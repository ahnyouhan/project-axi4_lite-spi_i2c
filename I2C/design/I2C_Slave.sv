==> flow/design.v <==
`timescale 1ns / 1ps
module I2C_Slave #(
    parameter SLV_ADDR = 7'h24
) (
    input logic clk,
    input logic reset,
    input logic SCL,
    inout logic SDA,
    output logic [7:0] LED
);
    logic SDA_en, SDA_out;
    assign SDA = SDA_en ? 1'bz : SDA_out;
    typedef enum logic [2:0] {
        IDLE,
        START,
        DATA_CL0,
        DATA_CL1,
        ACK_CL0,
        ACK_CL1
    } state_t;
    state_t state, next_state;
    logic [7:0] shift, shift_next;
    logic [2:0] bit_counter, bit_counter_next;
    logic first_byte, first_byte_next;
    logic addr_ok, addr_ok_next;
    logic rw_bit, rw_bit_next;
    logic scl_d0, scl_d1;
    logic sda_d0, sda_d1;
    always_ff @(posedge clk) begin
        scl_d0 <= SCL;
        scl_d1 <= scl_d0;
        sda_d0 <= SDA;
        sda_d1 <= sda_d0;
    end
    wire scl_rise = (scl_d0 & ~scl_d1);
    wire scl_fall = (~scl_d0 & scl_d1);
    wire sda_rise = (sda_d0 & ~sda_d1);
    wire sda_fall = (~sda_d0 & sda_d1);
    always_ff @(posedge clk or posedge reset) begin
        if (reset) begin
            state       <= IDLE;
            shift       <= 0;
            bit_counter <= 0;
            first_byte  <= 1;
            addr_ok     <= 0;
            rw_bit      <= 0;
            LED         <= 8'h00;
        end else begin
            state       <= next_state;
            shift       <= shift_next;
            bit_counter <= bit_counter_next;
            first_byte  <= first_byte_next;
            addr_ok     <= addr_ok_next;
            rw_bit      <= rw_bit_next;
            if (state == DATA_CL1 &&
                bit_counter == 3'd7 &&
                first_byte == 1'b0 &&       
                addr_ok == 1'b1 &&   
                rw_bit == 1'b0)             
            begin
                LED <= shift;
            end
        end
    end
    always_comb begin
        next_state       = state;
        shift_next       = shift;
        bit_counter_next = bit_counter;
        first_byte_next  = first_byte;
        addr_ok_next     = addr_ok;
        rw_bit_next      = rw_bit;
        SDA_en           = 1;
        SDA_out          = 1;
        case (state)
            IDLE: begin
                bit_counter_next = 0;
                first_byte_next  = 1;
                addr_ok_next     = 0;
                if (sda_fall && SCL) next_state = START;
            end
            START: begin
                if (scl_fall) next_state = DATA_CL0;
            end
            DATA_CL0: begin
                if (scl_rise) begin
                    shift_next = {shift[6:0], SDA};
                    next_state = DATA_CL1;
                end
            end
            DATA_CL1: begin
                if (sda_rise && SCL) next_state = IDLE;
                if (scl_fall) begin
                    if (bit_counter == 3'd7) begin
                        next_state       = ACK_CL0;
                        bit_counter_next = 0;
                        if (first_byte) begin
                            first_byte_next = 0;
                            if (shift[7:1] == SLV_ADDR) begin
                                addr_ok_next = 1;
                                rw_bit_next  = shift[0];
                            end else begin
                                addr_ok_next = 0;
                            end
                        end
                    end else begin
                        bit_counter_next = bit_counter + 1;
                        next_state = DATA_CL0;
                    end
                end
            end
            ACK_CL0: begin
                if (scl_rise) begin
                    SDA_en = 0;
                    SDA_out = addr_ok ? 1'b0 : 1'b1;
                    next_state = ACK_CL1;
                end
            end
            ACK_CL1: begin
                SDA_en  = 0;
                SDA_out = 0;
                if (sda_rise && SCL) next_state = IDLE;
                else if (scl_fall) begin
                    SDA_en = 1;
                    next_state = DATA_CL0;
                end
            end
        endcase
    end
endmodule
**Step by step through the tools: I2C_Slave**

The steps from the RTL of I2C_Slave to its reports follow in flow order.
Lines are those of the file above, counted from 1.
Cell names lack the library's common part.
Not given: --

- Top module: I2C_Slave
- Clock: clk
- Standard-cell library: sky130hd
- Library corner: tt_025C_1v80

**Elaborated design**

Counts by Yosys on the flattened word-level netlist (proc, flatten, opt, wreduce; memories kept). Register bits leave out memories and registers merged into their read ports (data or address). Print and check cells are left out. Cells with the same type and inputs are merged into one.

- Reductions and logical operators: 15
- Eq/ne operators: 14
- Add/subtract/negate cells: 1
- Muxes and demuxes: 28
- Bitwise operators: 10

Operators with widths:

| kind | number |
|---|---|
| two-way mux 3 bit | 10 |
| parallel mux 3 bit (select 6 bit) | 1 |
| inequality test 2 bit (second input constant) | 6 |
| two-way mux 1 bit | 12 |
| AND reduction 5 bit | 2 |
| equality test 3 bit (second input constant) | 3 |
| parallel mux 1 bit (select 2 bit) | 4 |
| equality test 7 x 6 -> 1 bit (second input constant) | 1 |
| logical AND 1 bit | 6 |
| NOT 1 bit | 6 |
| equality test 3 x 2 -> 1 bit (second input constant) | 2 |
| nonzero test 6 bit | 1 |
| parallel mux 3 bit (select 2 bit) | 1 |
| bitwise AND 1 bit | 4 |
| AND reduction 2 bit | 2 |
| AND reduction 4 bit | 1 |
| adder 3 x 1 -> 3 bit (second input constant) | 1 |
| equality test 3 x 1 -> 1 bit (second input constant) | 1 |
| inequality test 3 bit (second input constant) | 1 |
| logical NOT 3 bit | 1 |
| AND reduction 3 bit | 1 |
| nonzero test 2 bit | 1 |

- Output and inout bits: 9
- Input port bits: 3
- Elaborated cells: 79
- Register bits: 29

**Logic depth**

Depth = most cells in a row (Yosys ltp): at word level without a register or memory, in the mapped netlist without a sequential cell, where the memories' decode and read muxes count.

- Word-level depth: 6
- ABC_AREA: 1
- Depth in mapped cells: 8
- Mapped depth without buffers: 7

**Netlist**

Source: synth_stat.txt of the flow (Yosys; design flattened, memories mapped). It holds for the ABC_AREA given above (unset counts as 0); a run with the other value may have another netlist.
Totals and module areas in this step are rounded.

Cell types:

| type | number | total area (µm²) |
|---|---|---|
| dfrtp_1 | 26 | 650.624 |
| nand2_1 | 43 | 161.405 |
| o21ai_2 | 15 | 131.376 |
| dfxtp_1 | 4 | 80.077 |
| inv_1 | 17 | 63.811 |
| nand3_1 | 12 | 60.058 |
| dfstp_2 | 2 | 52.55 |
| ha_1 | 2 | 25.024 |
| o21ai_0 | 5 | 25.024 |
| buf_6 | 2 | 22.522 |
| nor2_1 | 6 | 22.522 |
| nand3_4 | 1 | 17.517 |
| nand2_2 | 2 | 12.512 |
| nand4_2 | 1 | 12.512 |
| nand2_4 | 1 | 11.261 |
| nor2_4 | 1 | 11.261 |
| a21oi_1 | 2 | 10.01 |
| nor3_2 | 1 | 10.01 |

Other cell types: 7; their cells: 7.

- Flip-flop cells: 32
- Cell area after synthesis: 1420 µm²
- Buffers: 3
- Area of sequential cells: 783 µm²
- Standard cells after synthesis: 150

**Path before layout**

Path of least setup slack by OpenSTA after synthesis, without wires, with an ideal clock, recovery checks aside; 20% of the period is set as input and as output delay. Where synthesis merged equal registers, the netlist keeps one of their names.

- Path kind: reg-to-reg
- Start: reg bit_counter[0]
- End: reg LED[1]
- Launch time at the first pin: 0.000 ns
- Data arrival time: 1.254 ns
- Path buffers: 1
- Period: 1.85 ns
- Required time: 1.776 ns
- Delay of the path: 1.328 ns
- Path slack: 0.522 ns
- Setup time: 0.074 ns
- Driving pins on the path: 9
- Period reached after synthesis: 1.328 ns

"delay of the path" is the arrival time less input delay plus setup time.
"driving pins on the path": output pins that drive a net of the path, with the launching flip-flop's if there is one; two outputs of one cell count as two.
"period reached after synthesis" is the clock period less the worst setup slack; recovery checks do not enter. This is arithmetic on one report: input and output delays are still those of the set period (20% each).
The rows between start and end are the longest chain of elaborated cells between them; the timing report does not say that the signal goes this way. Where chains are equally long, one stands for them.
Each line given opens the expression or statement behind the cell; cells for indexed reads and writes are added by Yosys, which also makes memories of some case tables.

- Cell sequence: dfrtp_1 -> ha_1 -> ha_1 -> inv_2 -> nor2_2 -> nand4_2 -> buf_6 -> nand2_1 -> o21ai_2
- Length of the longest elaborated chain: 5
- Elaborated cells on any way between the ends: 5
- Classes of those cells: eq/ne (1); reduce/logical (4)

Ends and longest elaborated chain, after synthesis:

| what | line | text |
|---|---|---|
| start: declaration | 23 | `logic [2:0] bit_counter, bit_counter_next;` |
| start: assignment | 43 | `bit_counter <= 0;` |
| start: assignment | 51 | `bit_counter <= bit_counter_next;` |
| equality test 3 bit | 56 | `bit_counter == 3'd7 &&` |
| logical AND 1 bit (4 in a row) | 55 | `if (state == DATA_CL1 &&` |
| end: assignment | 47 | `LED         <= 8'h00;` |
| end: assignment | 61 | `LED <= shift;` |
| end: declaration | 9 | `output logic [7:0] LED` |

**Path in the finished layout**

Path of least setup slack in the final report of stored run 1 (OpenROAD, finished layout, wires in). Where an end is a register, its clock arrival counts in the times.

- Path kind: reg-to-output
- Start: reg scl_d0
- End: out SDA
- Launch time at the first pin: 0.33 ns
- Path buffers: 0
- Data arrival time: 1.35 ns
- Path slack: 0.47 ns
- Required time: 1.82 ns
- Output delay: 0.45 ns
- Driving pins on the path: 5
- Period: 2.27 ns

The rows between start and end are the longest chain of elaborated cells between them; the timing report does not say that the signal goes this way. Where chains are equally long, one stands for them.

- Cell sequence: dfxtp_1 -> inv_1 -> nor2_4 -> nand3_1 -> and2_1
- Length of the longest elaborated chain: 6
- Elaborated cells on any way between the ends: 10
- Source lines of those cells: 7
- Classes of those cells: mux (7); logic (3)

Ends and longest elaborated chain, post-layout:

| what | line | text |
|---|---|---|
| start: declaration | 27 | `logic scl_d0, scl_d1;` |
| start: assignment | 30 | `scl_d0 <= SCL;` |
| NOT 1 bit | 36 | `wire scl_fall = (~scl_d0 & scl_d1);` |
| bitwise AND 1 bit | 36 |  |
| two-way mux 1 bit | 122 | `else if (scl_fall) begin` |
| two-way mux 1 bit | 121 | `if (sda_rise && SCL) next_state = IDLE;` |
| parallel mux 1 bit (select 2 bit) | 74 | `case (state)` |
| two-way mux 1 bit | 12 | `assign SDA = SDA_en ? 1'bz : SDA_out;` |
| end: declaration | 8 | `inout logic SDA,` |

Measured results for I2C_Slave: 2 stored runs of the Yosys and OpenROAD flow on sky130hd. The settings differ; the order carries no meaning. The constraints put input and output delay at 20% of the set period each and load the outputs with 0.01 pF.
"clock period achieved" = clock period - worst setup slack. The figure is calculated, with input and output delays left at 20% of the set period.
"worst path time" means the part of the period allowed to the worst setup path (the constraints hold back 20% at inputs and 20% at outputs) less its slack; where the path has registers, the arrival times of their clocks count too.
"power consumption" rests on the timing tool's default activity at the inputs, not on a simulated workload.
Results are given in rounded form.

### Stored run 1

==> flow/run.sh <==
#!/bin/bash
# the make line also repeats the synthesis and layout settings of config.mk as NAME=value (left out here)
make -C /OpenROAD-flow-scripts/flow DESIGN_CONFIG=/design/flow/config.mk WORK_HOME=/design/flow/orfs CLKGATE_MAP_FILE= finish
==> flow/config.mk <==
export PLATFORM = sky130hd
export DESIGN_NAME = I2C_Slave
export DESIGN_NICKNAME = I2C_Slave
export VERILOG_FILES = /design/flow/design.v
export SDC_FILE = /design/flow/constraint.sdc
export NUM_CORES = 4
export LEC_CHECK = 0
export ABC_AREA = 1
export CAP_MARGIN = 25
export CELL_PAD_IN_SITES_GLOBAL_PLACEMENT = 0
export CORE_MARGIN = 5
export CORE_UTILIZATION = 51
export GPL_ROUTABILITY_DRIVEN = 0
export MIN_ROUTING_LAYER = met2
export PLACE_DENSITY = 0.81
export SETUP_SLACK_MARGIN = -0.13
export SLEW_MARGIN = 20
==> flow/constraint.sdc <==
create_clock -name core_clock -period 2.27 [get_ports {clk}]
set_input_delay 0.4540 -clock core_clock [delete_from_list [all_inputs] [get_ports {clk}]]
set_output_delay 0.4540 -clock core_clock [all_outputs]
set_load 0.01 [all_outputs]

Results of stored run 1:
- Clock period achieved: 1.802 ns
- Standard-cell area after routing: 1600 µm²
- Area inside the die boundary: 3950 µm²
- Worst setup slack after layout: 0.468 ns
- Utilization of the finished layout: 59.1 %
- Summed negative setup slack: 0.000 ns
- Worst path time: 1.35 ns
- Class of the worst setup path: reg-to-output
- Lowest hold slack: 0.136 ns
- Post-synthesis cell area: 1420 µm²
- Power consumption: 1.38 mW

### Stored run 2

==> flow/run.sh <==
#!/bin/bash
# the make line also repeats the synthesis and layout settings of config.mk as NAME=value (left out here)
make -C /OpenROAD-flow-scripts/flow DESIGN_CONFIG=/design/flow/config.mk WORK_HOME=/design/flow/orfs CLKGATE_MAP_FILE= finish
==> flow/config.mk <==
export PLATFORM = sky130hd
export DESIGN_NAME = I2C_Slave
export DESIGN_NICKNAME = I2C_Slave
export VERILOG_FILES = /design/flow/design.v
export SDC_FILE = /design/flow/constraint.sdc
export NUM_CORES = 4
export LEC_CHECK = 0
export CAP_MARGIN = 20
export CORE_MARGIN = 2
export CORE_UTILIZATION = 40
export SLEW_MARGIN = 20
==> flow/constraint.sdc <==
create_clock -name core_clock -period 1.8 [get_ports {clk}]
set_input_delay 0.3600 -clock core_clock [delete_from_list [all_inputs] [get_ports {clk}]]
set_output_delay 0.3600 -clock core_clock [all_outputs]
set_load 0.01 [all_outputs]

Results of stored run 2:
- Clock period achieved: 1.732 ns
- Standard-cell area after routing: 1520 µm²
- Area inside the die boundary: 3700 µm²
- Worst setup slack after layout: 0.068 ns
- Utilization of the finished layout: 49.9 %
- Summed negative setup slack: 0.000 ns
- Worst path time: 1.73 ns
- Class of the worst setup path: reg-to-reg
- Lowest hold slack: 0.054 ns
- Post-synthesis cell area: 1290 µm²
- Power consumption: 1.52 mW
